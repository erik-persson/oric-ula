==> flow/design.v <==
module oric_ula
(
  input  wire       CLK,     
  input  wire       nRESET,  
  input  wire [7:0] AH,      
  input  wire [7:0] D,       
  input  wire       RnW,     
  input  wire       nMAP,    
  output wire [7:0] RC,      
  output wire       MXSEL,   
  output wire       nROM,    
  output wire       PHI,     
  output wire       CAS,     
  output wire       RAS,     
  output wire       WE,      
  output wire       nIO,     
  output wire       SYNC,    
  output wire       RED,     
  output wire       GREEN,   
  output wire       BLUE     
);
  reg  [3:0]  rg_cnt;
  reg  [5:0]  rg_hcnt;
  reg         rg_hsync;
  reg  [8:0]  rg_vcnt;
  reg  [4:0]  rg_fcnt;
  wire        nx_hsync;
  wire        en_hsync;
  wire        en_hcnt;
  wire        en_vcnt;
  wire        vcnt_wrap;
  wire        vsync;
  reg         rg_alow;
  reg         rg_ras;
  reg         rg_casa;
  wire        hires_line;
  wire        nx_casa;
  wire        en_casa;
  wire [7:0]  row;
  wire        overflow;
  wire [15:0] a_dma0;
  wire [15:0] a_dma1;
  wire [15:0] a_dma;
  wire [7:0]  ah_out;
  reg  [7:0]  rg_dbuf;
  reg  [5:0]  rg_shift;
  reg         rg_sload_n;
  wire [7:0]  nx_dbuf;
  wire        en_dbuf;
  wire        nx_sload_n;
  wire [5:0]  nx_shift;
  reg         rg_mode_60hz;
  reg         rg_mode_text;
  reg         rg_attr_alt;
  reg         rg_attr_tall;
  reg         rg_attr_blink;
  reg  [2:0]  rg_ink;
  reg  [2:0]  rg_paper;
  reg         rg_invert;
  reg         rg_hactive;
  wire        en_ctrl;
  wire        en_mode;
  wire        nx_mode_60hz;
  wire        nx_mode_text;
  wire        en_attr;
  wire        en_ink;
  wire        en_paper;
  wire        attr_reset;
  wire        nx_attr_alt;
  wire        nx_attr_tall;
  wire        nx_attr_blink;
  wire [2:0]  nx_ink;
  wire [2:0]  nx_paper;
  wire        nx_invert;
  wire        hactive;
  wire        vactive;
  wire        active;
  wire        nx_hactive;
  wire        blink_pixel;
  assign en_hcnt   = rg_cnt[2:0] == 3'd7;
  assign en_hsync  = en_hcnt && rg_hcnt[1:0] == 2'd1;  
  assign nx_hsync  = rg_hcnt[5:2] != 4'b1100;
  assign en_vcnt   = en_hsync && rg_hsync && !nx_hsync;
  assign vcnt_wrap = rg_vcnt == (rg_mode_60hz ? 9'd263 : 9'd311);
  assign vsync     = rg_vcnt[8:2] != (rg_mode_60hz ? 7'd59 : 7'd64);
  always @(posedge CLK or negedge nRESET)
    if (!nRESET) begin
      rg_cnt   <= 4'b0;
      rg_hcnt  <= 6'd0;
      rg_hsync <= 1'b0;
      rg_vcnt  <= 9'd0;
      rg_fcnt  <= 5'd1;
    end else begin
      rg_cnt   <= rg_cnt == 4'd11 ? 4'd0 : rg_cnt + 1'b1;
      rg_hcnt  <= en_hcnt ? rg_hcnt + 1'b1 : rg_hcnt;
      rg_hsync <= en_hsync ? nx_hsync : rg_hsync;
      rg_vcnt  <= !en_vcnt ? rg_vcnt :
                  vcnt_wrap ? 9'd0 :
                  rg_vcnt + 1'b1;
      rg_fcnt  <= rg_fcnt + (en_vcnt && vcnt_wrap);
    end
  assign hires_line = rg_vcnt < 9'd200 && !nx_mode_text;
  assign row = hires_line ? rg_vcnt[7:0] : 8'hb0 + rg_vcnt[7:3];
  assign overflow = row==8'd204 && rg_hcnt[5];
  assign a_dma0 =
    16'ha000 +
    { overflow,
      { {2'b00,row[7:0]} + {row[7:0],2'b00} + rg_hcnt[5:3]},
      rg_hcnt[2:0]
    };
  assign a_dma1 =
    (nx_mode_text ? 16'hb400 : 16'h9800) +
    { rg_attr_alt,
      rg_dbuf[6:0],
      (rg_attr_tall? rg_vcnt[3:1] : rg_vcnt[2:0])
    };
  assign a_dma  = (!rg_cnt[2] || hires_line) ? a_dma0 : a_dma1;
  assign ah_out = rg_cnt[3] ? AH : a_dma[15:8];
  assign RC     = rg_alow   ? a_dma[7:0] : ah_out;
  assign nx_casa = (nMAP ^ (&ah_out[7:6])) && (nIO || !rg_cnt[3]);
  assign en_casa = !rg_cnt[0];
  always @(posedge CLK or negedge nRESET)
    if (!nRESET) begin
      rg_ras  <= 1'b1;
      rg_casa <= 1'b0;
    end else begin
      rg_ras  <= !rg_cnt[1];
      rg_casa <= en_casa ? nx_casa : rg_casa;
    end
  always @(negedge CLK or negedge nRESET)  
    if (!nRESET) begin
      rg_alow <= 1'b1;
    end else begin
      rg_alow <= rg_cnt[1:0] == 2'b00;
    end
  assign PHI   = rg_cnt[3];
  assign RAS   = rg_ras;
  assign CAS   = rg_casa && rg_cnt[1:0] != 2'b01;
  assign WE    = !RnW && rg_cnt[3];
  assign MXSEL = rg_alow && rg_cnt[3];
  assign nROM  = !(RnW && nMAP && AH[7] & AH[6]);
  assign nIO   = AH != 8'h03;
  assign en_dbuf = rg_cnt[3:1] == 3'b001;
  assign nx_dbuf = en_dbuf ? D : rg_dbuf;
  assign nx_sload_n = !(rg_cnt[2:1]==2'b11 && rg_dbuf[6:5]!=2'b00);
  assign nx_shift   = !rg_cnt[0]  ? rg_shift :
                      rg_sload_n  ? {rg_shift[4:0],1'b0} :
                      D[5:0];
  always @(posedge CLK or negedge nRESET)
    if (!nRESET) begin
      rg_dbuf       <= 8'b0;
      rg_sload_n    <= 1'b0;
      rg_shift      <= 6'b0;
    end else begin
      rg_dbuf       <= nx_dbuf;
      rg_sload_n    <= nx_sload_n;
      rg_shift      <= nx_shift;
    end
  assign hactive = rg_hcnt < 6'd40;
  assign vactive = rg_vcnt < 9'd224;
  assign en_ctrl  = rg_cnt[2:0] == 3'b111 && hactive && vactive;
  assign en_mode  = en_ctrl && rg_dbuf[6:3] == 4'b0011;
  assign en_attr  = en_ctrl && rg_dbuf[6:3] == 4'b0001;
  assign en_ink   = en_ctrl && rg_dbuf[6:3] == 4'b0000;
  assign en_paper = en_ctrl && rg_dbuf[6:3] == 4'b0010;
  assign nx_mode_60hz = en_mode ? !rg_dbuf[1] : rg_mode_60hz;
  assign nx_mode_text = en_mode ? !rg_dbuf[2] : rg_mode_text;
  assign attr_reset    = (en_hsync && !nx_hsync) || !rg_hsync;
  assign nx_attr_alt   = attr_reset ? 1'b0 : en_attr ? rg_dbuf[0] : rg_attr_alt;
  assign nx_attr_tall  = attr_reset ? 1'b0 : en_attr ? rg_dbuf[1] : rg_attr_tall;
  assign nx_attr_blink = attr_reset ? 1'b0 : en_attr ? rg_dbuf[2] : rg_attr_blink;
  assign nx_ink     = attr_reset ? 3'd7 : en_ink   ? rg_dbuf[2:0] : rg_ink;
  assign nx_paper   = attr_reset ? 3'd0 : en_paper ? rg_dbuf[2:0] : rg_paper;
  assign nx_invert  = rg_cnt[2:0] == 3'b111 ? rg_dbuf[7] : rg_invert;
  assign nx_hactive = rg_cnt[2:0] == 3'b111 ? hactive : rg_hactive;
  always @(posedge CLK or negedge nRESET)
    if (!nRESET) begin
      rg_mode_60hz  <= 1'b0;
      rg_mode_text  <= 1'b0;
      rg_attr_alt   <= 1'b0;
      rg_attr_tall  <= 1'b0;
      rg_attr_blink <= 1'b0;
      rg_ink        <= 3'd0;
      rg_paper      <= 3'd0;
      rg_invert     <= 1'b0;
      rg_hactive    <= 1'b0;
    end else begin
      rg_mode_60hz  <= nx_mode_60hz;
      rg_mode_text  <= nx_mode_text;
      rg_attr_alt   <= nx_attr_alt;
      rg_attr_tall  <= nx_attr_tall;
      rg_attr_blink <= nx_attr_blink;
      rg_ink        <= nx_ink;
      rg_paper      <= nx_paper;
      rg_invert     <= nx_invert;
      rg_hactive    <= nx_hactive;
    end
  assign active      = vactive && rg_hactive;
  assign blink_pixel = (!rg_fcnt[4] || !rg_attr_blink) && rg_shift[5];
  assign SYNC  = rg_hsync && vsync;
  assign RED   = active && (rg_invert ^ (blink_pixel ? rg_ink[0] : rg_paper[0]));
  assign GREEN = active && (rg_invert ^ (blink_pixel ? rg_ink[1] : rg_paper[1]));
  assign BLUE  = active && (rg_invert ^ (blink_pixel ? rg_ink[2] : rg_paper[2]));
endmodule
# --- Tool chain data of oric_ula ---
# The steps from the RTL of oric_ula to its reports follow in flow order.
# Line numbers count from 1 in the design file above.
# Cell names lack the library's common part.
design:
  design: "oric_ula"
  clk_port: "CLK"
  cell_library: "sky130hd"
  lib_corner: "tt_025C_1v80"

# --- Word level ---
# Source: Yosys, flattened and elaborated, memories not mapped. Widths are those after wreduce. Registers that Yosys merges into a memory's read port (data or address) are not register bits. Print and check cells do not count. Equal cells are merged and count once.
op_classes:
  add_sub_neg: 9
  n_mul: 0
  div_mod_pow: 0
  cmp: 3
  n_eq: 14
  shift: 0
  muxes: 25
  n_logic: 5
  reduce_and_logical: 50
op_table:
  columns: ["operator", "count"]
  rows:
  - ["logical AND 1 bit", 26]
  - ["2-to-1 mux 8 bit", 3]
  - ["< comparator 9 x 8 -> 1 bit with constant B", 2]
  - ["adder 16 x 11 -> 16 bit", 1]
  - ["adder 16 x 14 -> 16 bit with constant A", 1]
  - ["2-to-1 mux 16 bit", 1]
  - ["2-to-1 mux 3 bit", 5]
  - ["2-to-1 mux 14 bit", 1]
  - ["zero test 1 bit", 13]
  - ["2-to-1 mux 6 bit", 2]
  - ["adder 10 x 3 -> 10 bit", 1]
  - ["adder 8 x 10 -> 10 bit", 1]
  - ["2-to-1 mux 1 bit", 10]
  - ["adder 9 x 1 -> 9 bit with constant B", 1]
  - ["== test 9 bit", 1]
  - ["2-to-1 mux 9 bit", 1]
  - ["nonzero test 2 bit", 4]
  - ["== test 4 x 2 -> 1 bit with constant B", 2]
  - ["inequality test 8 x 2 -> 1 bit with constant B", 1]
  - ["adder 8 x 5 -> 8 bit with constant A", 1]
  - ["== test 8 bit with constant B", 1]
  - ["inequality test 7 bit", 1]
  - ["2-to-1 mux 7 bit", 1]
  - ["adder 6 x 1 -> 6 bit with constant B", 1]
  - ["< comparator 6 bit with constant B", 1]
  - ["adder 5 x 1 -> 5 bit", 1]
  - ["XOR 1 bit", 4]
  - ["logical OR 1 bit", 4]
# Other operator kinds: 14; their cells: 14.
word_totals:
  regBits: 56
  latch_bits: 0
  ram_bits: 0
  mem_bits_ro: 0
  clocked_rd_ports_x_width: 0
  mem_count: 0
  input_bits: 20
  word_cells: 126

# --- Depth ---
# Depth = most cells in a row (Yosys ltp): at word level without a register or memory, in the mapped netlist without a sequential cell, where the memories' decode and read muxes count.
logic_depth:
  ltp_word: 16
  abc_area: 0
  depth_mapped: 18
  depth_no_buf: 16

# --- Netlist ---
# Source: synth_stat.txt of the flow (Yosys; design flattened, memories mapped). It holds for the ABC_AREA given above (unset counts as 0); a run with the other value may have another netlist.
synth_totals:
  mapped_cells: 376
  yosys_area_mm2: 0.003641
  seq_area_mm2: 0.0014051
  ffs: 56
  buf_cells: 18
by_type:
  columns: ["cell", "count"]
  rows:
  - ["dfrtp_1", 53]
  - ["ha_1", 26]
  - ["mux2i_1", 25]
  - ["mux2_2", 13]
  - ["nor2_1", 39]
  - ["xnor2_1", 15]
  - ["xor2_1", 15]
  - ["nand2_1", 31]
  - ["a21oi_1", 22]
  - ["dfstp_2", 3]
  - ["nand3_1", 13]
  - ["o21ai_0", 11]
  - ["inv_1", 14]
  - ["clkbuf_1", 12]
  - ["nand4_1", 7]
  - ["nor3_1", 8]
  - ["o211ai_1", 5]
  - ["a31oi_1", 5]
# Not listed: further types 37, cells in them 59.

# Design oric_ula on sky130hd. What follows are 2 stored runs of the flow, each under its own settings; their order means nothing. The constraints put input and output delay at 20% of the set period each and load the outputs with 0.01 pF.
runs:
  - name: "job 1"
    settings:
      period_ns: 7.33
      SETUP_SLACK_MARGIN: 1.15
      CAP_MARGIN: 20
      CORE_MARGIN: 2
      CORE_UTILIZATION: 40
      SLEW_MARGIN: 20
    results:
      yosys_chip_area_mm2: 0.003641
      die_area_mm2: 0.0098814
      final_cell_area_mm2: 0.0042929
      worst_setup_slack_ps: 641
      final_hold_ws_ps: 487
  - name: "job 2"
    settings:
      period_ns: 4.19
      CORE_UTILIZATION: 49
      SETUP_SLACK_MARGIN: 0.05
      PLACE_DENSITY: 0.94
      CORE_ASPECT_RATIO: 0.97
      CELL_PAD_IN_SITES_DETAIL_PLACEMENT: 2
      ABC_AREA: 0
      GPL_ROUTABILITY_DRIVEN: 0
      CTS_CLUSTER_SIZE: 91
      SLEW_MARGIN: 5
      MIN_ROUTING_LAYER: "met1"
      MAX_ROUTING_LAYER: "met5"
      CAP_MARGIN: 20
      CORE_MARGIN: 2
    outcome: "no results, placement failed with DPL-0033"
